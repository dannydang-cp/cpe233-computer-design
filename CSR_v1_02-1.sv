==> flow/design.v <==
`timescale 1ns / 1ps
module CSR(
    input CLK,
    input RST,
    input INT_TAKEN,           
    input [11:0] ADDR,
    input [31:0] PC,
    input [31:0] WD,
    input WR_EN,
    output logic [31:0] RD,
    output logic [31:0] CSR_MEPC=0,   
    output logic [31:0] CSR_MTVEC=0,  
    output logic CSR_MIE = 0      );  
    typedef enum logic [11:0] {       
        MIE       = 12'h304,
        MTVEC     = 12'h305,
        MEPC      = 12'h341
    } csr_t;
    always_ff @ (posedge CLK)
    begin
		if (RST) begin
            CSR_MTVEC <= 0;
            CSR_MEPC  <= 0;
            CSR_MIE   <= 1'b0;           
        end
	    if (WR_EN)
            case(ADDR)
                MTVEC: CSR_MTVEC <= WD;     
                MEPC:  CSR_MEPC  <= WD;     
                MIE:   CSR_MIE   <= WD[0];  
            endcase
		if(INT_TAKEN)
        begin
           CSR_MEPC <= PC;
		   CSR_MIE <= 1'b0; 
        end         
    end
	always_comb
       case(ADDR)
            MTVEC:   RD = CSR_MTVEC;
            MEPC:    RD = CSR_MEPC;
            MIE:     RD ={{31{1'b0}},CSR_MIE};            
            default: RD = 32'd0;
       endcase
endmodule
Step by step through the tools: CSR
What the tools print for CSR, step after step.
Lines are those of the file above, counted from 1.
Operators: Yosys type, input widths -> output width; for muxes data width and select width s.
Library cell names are shortened.
The mark -- stands for no value.
- top module: CSR
- clock input: CLK
- cell library: sky130hd
- corner: tt_025C_1v80

Elaborated design
Source: Yosys, flattened and elaborated, memories not mapped. Widths are those after wreduce; folded enables and synchronous resets count as part of the registers. Registers that Yosys merges into a memory's read port (data or address) are not register bits. Print and check cells do not count. Equal cells are merged and count once.
- noted register bits: 65
- noted bits of input ports: 80
- output and inout bits: 97
- noted cells after elaboration: 17
- noted eq/ne operators: 3
- noted multiplexer cells: 11
- operators with widths (cell ; number):
    $mux 32 ; 7
    $pmux 32 s3 ; 1
    $eq 12x10->1 const B ; 3
    $mux 1 ; 3

Depth
Depth = most cells in a row (Yosys ltp): at word level without a register or memory, in the mapped netlist without a sequential cell, where the memories' decode and read muxes count.
- depth after elaboration: 4
- ABC_AREA: 1
- gate-level depth with buffers at 9
- noted mapped depth without buffers: 8

Mapped cells and area
Yosys stat after the flow's synthesis: flattened, memories mapped to cells. It holds for the ABC_AREA given above (unset counts as 0); a run with the other value may have another netlist.
The area totals of this step are shown rounded.
- cell count: 532
- noted synthesis area: 3789 µm²
- area of sequential cells: 1301 µm²
- flip-flops at 65
- buffer cells at 45
- cells by type (type ; number ; total area (µm²)):
    dfxtp_1 ; 65 ; 1.3E+03
    nand2_1 ; 166 ; 623.098
    nand3_1 ; 105 ; 525.504
    nand3_2 ; 29 ; 290.278
    o21ai_2 ; 32 ; 280.269
    nand4_1 ; 32 ; 200.192
    inv_1 ; 39 ; 146.39
    buf_6 ; 9 ; 101.347
    buf_2 ; 19 ; 95.091
    clkbuf_1 ; 11 ; 41.29
    nand3_4 ; 2 ; 35.034
    buf_4 ; 4 ; 30.029
    nor2_1 ; 6 ; 22.522
    nor2_4 ; 2 ; 22.522
    nor2_8 ; 1 ; 20.019
    nor2_2 ; 3 ; 18.768
    inv_2 ; 3 ; 11.261
    nand2_4 ; 1 ; 11.261
Not listed: further types 2, cells in them 3.

Worst setup path after synthesis
Source: OpenSTA report_checks on the synthesized netlist (no wires, ideal clock, input and output delay 20% of the period each), path of least setup slack; recovery checks are left aside. Register names are those of the netlist, which keeps one name where synthesis merged equal registers.
- kind: in2out
- start: in ADDR[11]
- end: out RD[10]
- clock period at 2.31 ns
- input delay at 0.462 ns
- noted external output delay: 0.462 ns
- time at the first pin at 0.462 ns
- noted arrival: 1.245 ns
- noted required time: 1.848 ns
- noted slack: 0.603 ns
- path delay at 0.783 ns
- driving pins on the path: 6
- buffers on the path: 1
- noted synthesis period reached: 1.707 ns
"path delay" is the arrival time less input delay plus setup time.
A path that ends at an output port has no setup time.
"driving pins on the path" counts driving pins, that of a launching flip-flop among them; a cell with two outputs on the path counts twice.
"synthesis period reached" = period - worst setup slack (recovery checks aside). The figure is calculated, with input and output delays left at 20% of the set period.
Between the ends stands the longest chain of elaborated cells between them, by number of cells; it is not shown to be the way that was timed. Of several equally long chains one is given.
A line is the first line of the expression or statement that the cell stems from. Yosys adds cells for indexed reads and writes and turns some case tables into memories.
- cells stage by stage: nor2_2 -> nand2_4 -> inv_2 -> clkbuf_1 -> nand3_1 -> nand2_1
- noted cells in the longest elaborated chain: 2
- elaborated cells between the ends (all ways) at 4
- those cells by class: eq/ne (3); mux (1)
- ends and longest elaborated chain, post-synthesis (item ; line ; RTL):
    start, declared ; 6 ; input [11:0] ADDR,
    $eq 12x10->1 ; 39 ; case(ADDR)
    $pmux 32 s3 ; 39 ;
    end, declared ; 10 ; output logic [31:0] RD,

Worst path after layout
Path of least setup slack in the final report of job 2 (OpenROAD, finished layout, wires in). Where an end is a register, its clock arrival counts in the times.
- kind: in2out
- start: in ADDR[5]
- end: out RD[29]
- clock period at 1.94 ns
- input delay at 0.39 ns
- noted external output delay: 0.39 ns
- time at the first pin at 0.39 ns
- noted arrival: 1.56 ns
- noted required time: 1.55 ns
- noted slack: -0.01 ns
- driving pins on the path: 11
- buffers on the path: 6
Between the ends stands the longest chain of elaborated cells between them, by number of cells; it is not shown to be the way that was timed. Of several equally long chains one is given.
- cells stage by stage: buf_6 -> nor2_4 -> buf_6 -> nand3_4 -> nor2_4 -> buf_12 -> buf_12 -> buf_8 -> nand3_2 -> nand2_2 -> buf_6
- noted cells in the longest elaborated chain: 2
- elaborated cells between the ends (all ways) at 4
- those cells by class: eq/ne (3); mux (1)
- ends and longest elaborated chain, after layout (item ; line ; RTL):
    start, declared ; 6 ; input [11:0] ADDR,
    $eq 12x10->1 ; 39 ; case(ADDR)
    $pmux 32 s3 ; 39 ;
    end, declared ; 10 ; output logic [31:0] RD,

Wiki page: CSR / flow data

Record of 2 stored runs of the RTL-to-layout flow on CSR, platform sky130hd. The runs are unordered. Constraints: input delay and output delay 20% of the set period each, output load 0.01 pF.
"clock period reached" = clock period - worst setup slack. The figure is calculated, with input and output delays left at 20% of the set period.
"power" is the tool's figure for a default switching activity; nothing was simulated.
The measured numbers are rounded.

Job 1

==> flow/run.sh <==
#!/bin/bash
# the make line also repeats the synthesis and layout settings of config.mk as NAME=value (left out here)
make -C /OpenROAD-flow-scripts/flow DESIGN_CONFIG=/design/flow/config.mk WORK_HOME=/design/flow/orfs CLKGATE_MAP_FILE= finish
==> flow/config.mk <==
export PLATFORM = sky130hd
export DESIGN_NAME = CSR
export DESIGN_NICKNAME = CSR
export VERILOG_FILES = /design/flow/design.v
export SDC_FILE = /design/flow/constraint.sdc
export NUM_CORES = 4
export LEC_CHECK = 0
export ABC_AREA = 1
export CAP_MARGIN = 20
export CELL_PAD_IN_SITES_GLOBAL_PLACEMENT = 0
export CORE_MARGIN = 2
export CORE_UTILIZATION = 58
export CTS_CLUSTER_DIAMETER = 113
export GPL_ROUTABILITY_DRIVEN = 0
export MAX_ROUTING_LAYER = met4
export PLACE_DENSITY = 0.65
export SLEW_MARGIN = 20
==> flow/constraint.sdc <==
create_clock -name core_clock -period 1.41 [get_ports {CLK}]
set_input_delay 0.2820 -clock core_clock [delete_from_list [all_inputs] [get_ports {CLK}]]
set_output_delay 0.2820 -clock core_clock [all_outputs]
set_load 0.01 [all_outputs]

Job 1: stopped before the end: clock tree synthesis reported DPL-0038.

Job 2

==> flow/run.sh <==
#!/bin/bash
# the make line also repeats the synthesis and layout settings of config.mk as NAME=value (left out here)
make -C /OpenROAD-flow-scripts/flow DESIGN_CONFIG=/design/flow/config.mk WORK_HOME=/design/flow/orfs CLKGATE_MAP_FILE= finish
==> flow/config.mk <==
export PLATFORM = sky130hd
export DESIGN_NAME = CSR
export DESIGN_NICKNAME = CSR
export VERILOG_FILES = /design/flow/design.v
export SDC_FILE = /design/flow/constraint.sdc
export NUM_CORES = 4
export LEC_CHECK = 0
export ABC_AREA = 1
export CAP_MARGIN = 20
export CELL_PAD_IN_SITES_DETAIL_PLACEMENT = 1
export CELL_PAD_IN_SITES_GLOBAL_PLACEMENT = 2
export CORE_ASPECT_RATIO = 0.79
export CORE_MARGIN = 2
export CORE_UTILIZATION = 23
export GPL_TIMING_DRIVEN = 1
export PLACE_DENSITY = 0.54
export SLEW_MARGIN = 20
==> flow/constraint.sdc <==
create_clock -name core_clock -period 1.94 [get_ports {CLK}]
set_input_delay 0.3880 -clock core_clock [delete_from_list [all_inputs] [get_ports {CLK}]]
set_output_delay 0.3880 -clock core_clock [all_outputs]
set_load 0.01 [all_outputs]

Measured in job 2:
- die outline area: 17,520 µm²
- synthesis area: 3,789 µm²
- power: 3,829 µW
- final setup TNS: -0.016 ns
- noted the smallest setup slack: -0.008 ns
- clock period reached at 1.948 ns
- standard-cell area after layout at 6,681 µm²
